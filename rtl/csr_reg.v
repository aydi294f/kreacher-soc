==> flow/design.v <==
`timescale 1ns/10ps
module csr_reg (
    input               clk_i,         
    input               rst_i,         
    input      [11:0]   csr_addr_i,    
    input      [63:0]   csr_wdata_i,   
    input               csr_we_i,      
    input		[1:0]	csr_type,
    output reg [63:0]   csr_rdata_o    
);
    localparam CSR_MSTATUS = 12'h300;
    localparam CSR_MEPC    = 12'h341;
    localparam CSR_MCAUSE  = 12'h342;
    localparam CSR_MISA    = 12'h301;
    localparam CSR_MTVEC   = 12'h305;
    localparam CSR_SWAP_TYPE = 2'b00;
    localparam CSR_SET_BIT_TYPE = 2'b01;
    localparam CSR_CLEAR_BIT_TYPE = 2'b10;
    localparam CSR_INTERRUPT = 2'b11;
    localparam [63:0] MSTATUS_MASK = 64'hFFFFFFFFFFFFFFFF;   
    localparam [63:0] MEPC_MASK    = 64'hFFFFFFFFFFFFFFFC;   
    localparam [63:0] MCAUSE_MASK  = 64'h800000000000000F;   
    reg [63:0] mstatus;   
    reg [63:0] mepc;      
    reg [63:0] mcause;    
    localparam [63:0] MISA_VALUE = 64'h2000000000001104;   
    localparam [63:0] MTVEC_VALUE = 64'h0;  
    always @(posedge clk_i or negedge rst_i) begin
        if (!rst_i) begin
            mstatus <= 64'b0;
            mepc    <= 64'b0;
            mcause  <= 64'b0;
            csr_rdata_o <= 64'b0;   
        end else begin
        if (csr_we_i) begin
			case (csr_type) 
				CSR_SWAP_TYPE: case (csr_addr_i)
									CSR_MSTATUS: mstatus <= csr_wdata_i;
									CSR_MEPC:    mepc    <= csr_wdata_i;
									CSR_MCAUSE:  mcause  <= csr_wdata_i;
									default: ;   
								endcase
				CSR_SET_BIT_TYPE: case (csr_addr_i)
									CSR_MSTATUS: mstatus <= (mstatus | csr_wdata_i);
									CSR_MEPC:    mepc    <= (mepc | csr_wdata_i);
									CSR_MCAUSE:  mcause  <= (mcause | csr_wdata_i);
									default: ;   
								endcase
				CSR_CLEAR_BIT_TYPE: case (csr_addr_i)
									CSR_MSTATUS: mstatus <= (mstatus & ~csr_wdata_i);
									CSR_MEPC:    mepc    <= (mepc & ~csr_wdata_i);
									CSR_MCAUSE:  mcause  <= (mcause & ~csr_wdata_i);
									default: ;   
								endcase
			    CSR_INTERRUPT :  mepc    <= csr_wdata_i;
			endcase
        end
          case (csr_addr_i)
            CSR_MSTATUS: csr_rdata_o = mstatus & MSTATUS_MASK;
            CSR_MEPC:    csr_rdata_o = 1;  
            CSR_MCAUSE:  csr_rdata_o = mcause & MCAUSE_MASK;
            CSR_MISA:    csr_rdata_o = MISA_VALUE;     
            CSR_MTVEC:   csr_rdata_o = MTVEC_VALUE;    
            default:     csr_rdata_o = MTVEC_VALUE;          
        endcase
    end
  end
endmodule
## Reports on csr_reg

The steps from the RTL of csr_reg to its reports follow in flow order.
Line numbers count from 1 in the design file above.
Cell names lack the library's common part.
Not given: n/a

| design | value |
|---|---|
| top | csr_reg |
| clock input | clk_i |
| library | sky130hd |
| library corner | tt_025C_1v80 |

## Word level

Counts by Yosys on the flattened word-level netlist (proc, flatten, opt, wreduce; memories kept). Register bits leave out memories and registers merged into their read ports (data or address). Print and check cells are left out. Cells with the same type and inputs are merged into one.

| bit counts | value |
|---|---|
| word-level cells | 33 |
| input port bits | 81 |
| bits in registers | 192 |
| output and inout bits | 64 |

| cells by class | value |
|---|---|
| eq/ne operators | 12 |
| reduce/logical cells | 4 |
| muxes and demuxes | 9 |
| bitwise gates (word level) | 5 |

Operators by type and width:

| cell | number |
|---|---|
| 64-bit parallel mux with 3-bit select | 2 |
| 64-bit two-way mux | 6 |
| 64-bit parallel mux with 4-bit select | 1 |
| 64-bit AND | 2 |
| 64-bit bitwise OR | 2 |
| 64-bit NOT | 1 |
| 12-bit by 10-bit equality test with 1-bit output (second input constant) | 4 |
| 5-bit AND reduction | 2 |
| 2-bit inequality test (second input constant) | 4 |
| 2-bit by 1-bit inequality test with 1-bit output (second input constant) | 2 |
| 3-bit nonzero test | 1 |
| 2-bit by 1-bit equality test with 1-bit output (second input constant) | 1 |
| 2-bit equality test (second input constant) | 1 |
| 2-bit logical NOT | 1 |

## Depth

Yosys ltp: most cells in a row. Word level: on the elaborated netlist, between registers, memories and ports. Mapped: between sequential cells and ports; inverters and the memories' decode and read muxes count.

| logic depth | value |
|---|---|
| word-level depth | 4 |
| ABC_AREA | 0 |
| depth in mapped cells | 8 |
| mapped depth without buffers | 6 |

## Mapped cells and area

Source: synth_stat.txt of the flow (Yosys; design flattened, memories mapped). It holds for the ABC_AREA given above (unset counts as 0); a run with the other value may have another netlist.

Cell types:

| cell type | number | total area (µm²) |
|---|---|---|
| dfrtp_1 | 133 | 3.33E+03 |
| a22o_1 | 71 | 621.846 |
| o221ai_1 | 59 | 516.746 |
| and2_1 | 56 | 350.336 |
| a21oi_1 | 60 | 300.288 |
| inv_1 | 61 | 228.97 |
| clkbuf_1 | 37 | 138.883 |
| buf_6 | 9 | 101.347 |
| o211ai_1 | 10 | 75.072 |
| buf_2 | 10 | 50.048 |
| ha_1 | 4 | 50.048 |
| nor2b_1 | 6 | 37.536 |
| o21ai_0 | 7 | 35.034 |
| nor2_1 | 9 | 33.782 |
| nor3_2 | 2 | 20.019 |
| and4bb_1 | 1 | 12.512 |
| and4_4 | 1 | 11.261 |
| o221a_1 | 1 | 11.261 |

Other cell types: 13; their cells: 14.

| mapped netlist | value |
|---|---|
| area of sequential cells | 3328.2 µm² |
| buffers | 57 |
| standard cells after synthesis | 551 |
| flip-flops | 133 |
| mapped area | 6013.3 µm² |

## Worst setup path after synthesis

Source: OpenSTA report_checks on the synthesized netlist (no wires, ideal clock, input and output delay 20% of the period each), path of least setup slack; recovery checks are left aside. Register names are those of the netlist, which keeps one name where synthesis merged equal registers.

| timing post-synthesis | value |
|---|---|
| kind | input -> register |
| start | in csr_type[0] |
| end | reg mstatus[57] |
| required time | 1.989 ns |
| arrival time | 1.791 ns |
| buffers on the path | 2 |
| delay of the path | 1.490 ns |
| stages on the path | 7 |
| clock period | 2.11 ns |
| input delay | 0.422 ns |
| path slack | 0.198 ns |
| period reached after synthesis | 1.912 ns |

"delay of the path" is the arrival time less input delay plus setup time.
"stages on the path" counts driving pins, that of a launching flip-flop among them; a cell with two outputs on the path counts twice.
"period reached after synthesis" = period - worst setup slack (recovery checks aside). The figure is calculated, with input and output delays left at 20% of the set period.
Between the ends stands the longest chain of elaborated cells between them, by number of cells; it is not shown to be the way that was timed. Of several equally long chains one is given.
A line is the first line of the expression or statement that the cell stems from. Yosys adds cells for indexed reads and writes and turns some case tables into memories.
A register here has more assigning lines than the two given.

| on the way, post-synthesis | value |
|---|---|
| path through | inv_1 -> ha_1 -> inv_2 -> clkbuf_1 -> clkbuf_1 -> o221ai_1 -> a22o_1 |
| cells in the longest elaborated chain | 3 |

RTL lines, path post-synthesis:

| what | line | text |
|---|---|---|
| start, declared | 8 | `input [1:0] csr_type,` |
| 2-bit logical NOT | 36 | `case (csr_type)` |
| 2-bit inequality test | n/a |  |
| 5-bit AND reduction | n/a |  |
| end, assigned | 38 | `CSR_MSTATUS: mstatus <= csr_wdata_i;` |
| end, assigned | 44 | `CSR_MSTATUS: mstatus <= (mstatus \| csr_wdata_i);` |
| end, declared | 23 | `reg [63:0] mstatus;` |

## Timing after layout

Path of least setup slack in the final report of entry A (OpenROAD, finished layout, wires in). Where an end is a register, its clock arrival counts in the times.

| timing post-layout | value |
|---|---|
| kind | input -> register |
| start | in csr_type[1] |
| end | reg mcause[0] |
| required time | 3.78 ns |
| buffers on the path | 2 |
| path slack | 0.60 ns |
| stages on the path | 7 |
| input delay | 0.69 ns |
| clock period | 3.43 ns |
| arrival time | 3.18 ns |

Between the ends stands the longest chain of elaborated cells between them, by number of cells; it is not shown to be the way that was timed. Of several equally long chains one is given.
A register here has more assigning lines than the two given.

| on the way, post-layout | value |
|---|---|
| path through | clkdlybuf4s50_1 -> inv_1 -> ha_1 -> nor3_2 -> clkbuf_1 -> o221a_2 -> a22o_1 |
| cells in the longest elaborated chain | 3 |

RTL lines, path post-layout:

| what | line | text |
|---|---|---|
| start, declared | 8 | `input [1:0] csr_type,` |
| 2-bit equality test | 36 | `case (csr_type)` |
| 3-bit nonzero test | n/a |  |
| 5-bit AND reduction | n/a |  |
| end, assigned | 40 | `CSR_MCAUSE: mcause <= csr_wdata_i;` |
| end, assigned | 46 | `CSR_MCAUSE: mcause <= (mcause \| csr_wdata_i);` |
| end, declared | 25 | `reg [63:0] mcause;` |

## Implementation results

Measured data: module csr_reg, platform sky130hd, 2 stored runs of the flow under differing settings, order arbitrary. Input and output delays are each 20% of the period that was set; the output load is 0.01 pF.
"achieved period" means the clock period less the worst setup slack. The figure is calculated, with input and output delays left at 20% of the set period.
By "worst setup path time" is meant the share of the clock period that the worst setup path is allowed (20% is reserved at inputs, 20% at outputs), minus its slack. Clock arrival times at its registers enter into it.
"overall power": no workload was simulated; the value follows from the tool's default switching activity.
Settings: - = not set for that run.

| item | entry A | entry B |
|---|---|---|
| period_ns | 3.43 | 1.44 |
| CORE_UTILIZATION | 24 | 27 |
| SETUP_SLACK_MARGIN | 0.43 | 0.1 |
| PLACE_DENSITY_LB_ADDON | 0.24 | 0.21 |
| HOLD_SLACK_MARGIN | 0.03 | - |
| CORE_ASPECT_RATIO | 0.94 | - |
| CORE_MARGIN | 6 | 8 |
| ABC_AREA | 0 | 0 |
| GPL_TIMING_DRIVEN | 0 | - |
| CTS_CLUSTER_SIZE | 71 | 90 |
| SLEW_MARGIN | 20 | 20 |
| MIN_ROUTING_LAYER | met1 | met1 |
| MAX_ROUTING_LAYER | met4 | - |
| CAP_MARGIN | 20 | 20 |
| GPL_ROUTABILITY_DRIVEN | - | 0 |
| worst setup path time (ns) | 2.14 | 1.08 |
| type of the worst setup path | input -> register | input -> register |
| post-route utilization (%) | 34.8 | 43.3 |
| setup slack of the worst path (ns) | 0.604 | 0.074 |
| standard-cell area after layout (µm²) | 8451.9 | 9445.3 |
| overall die area (µm²) | 28999.4 | 27302.6 |
| total negative slack (ns) | 0.000 | 0.000 |
| achieved period (ns) | 2.826 | 1.366 |
| overall power (mW) | 4.220 | 10.890 |
| synthesized cell area (µm²) | 6013.3 | 6013.3 |
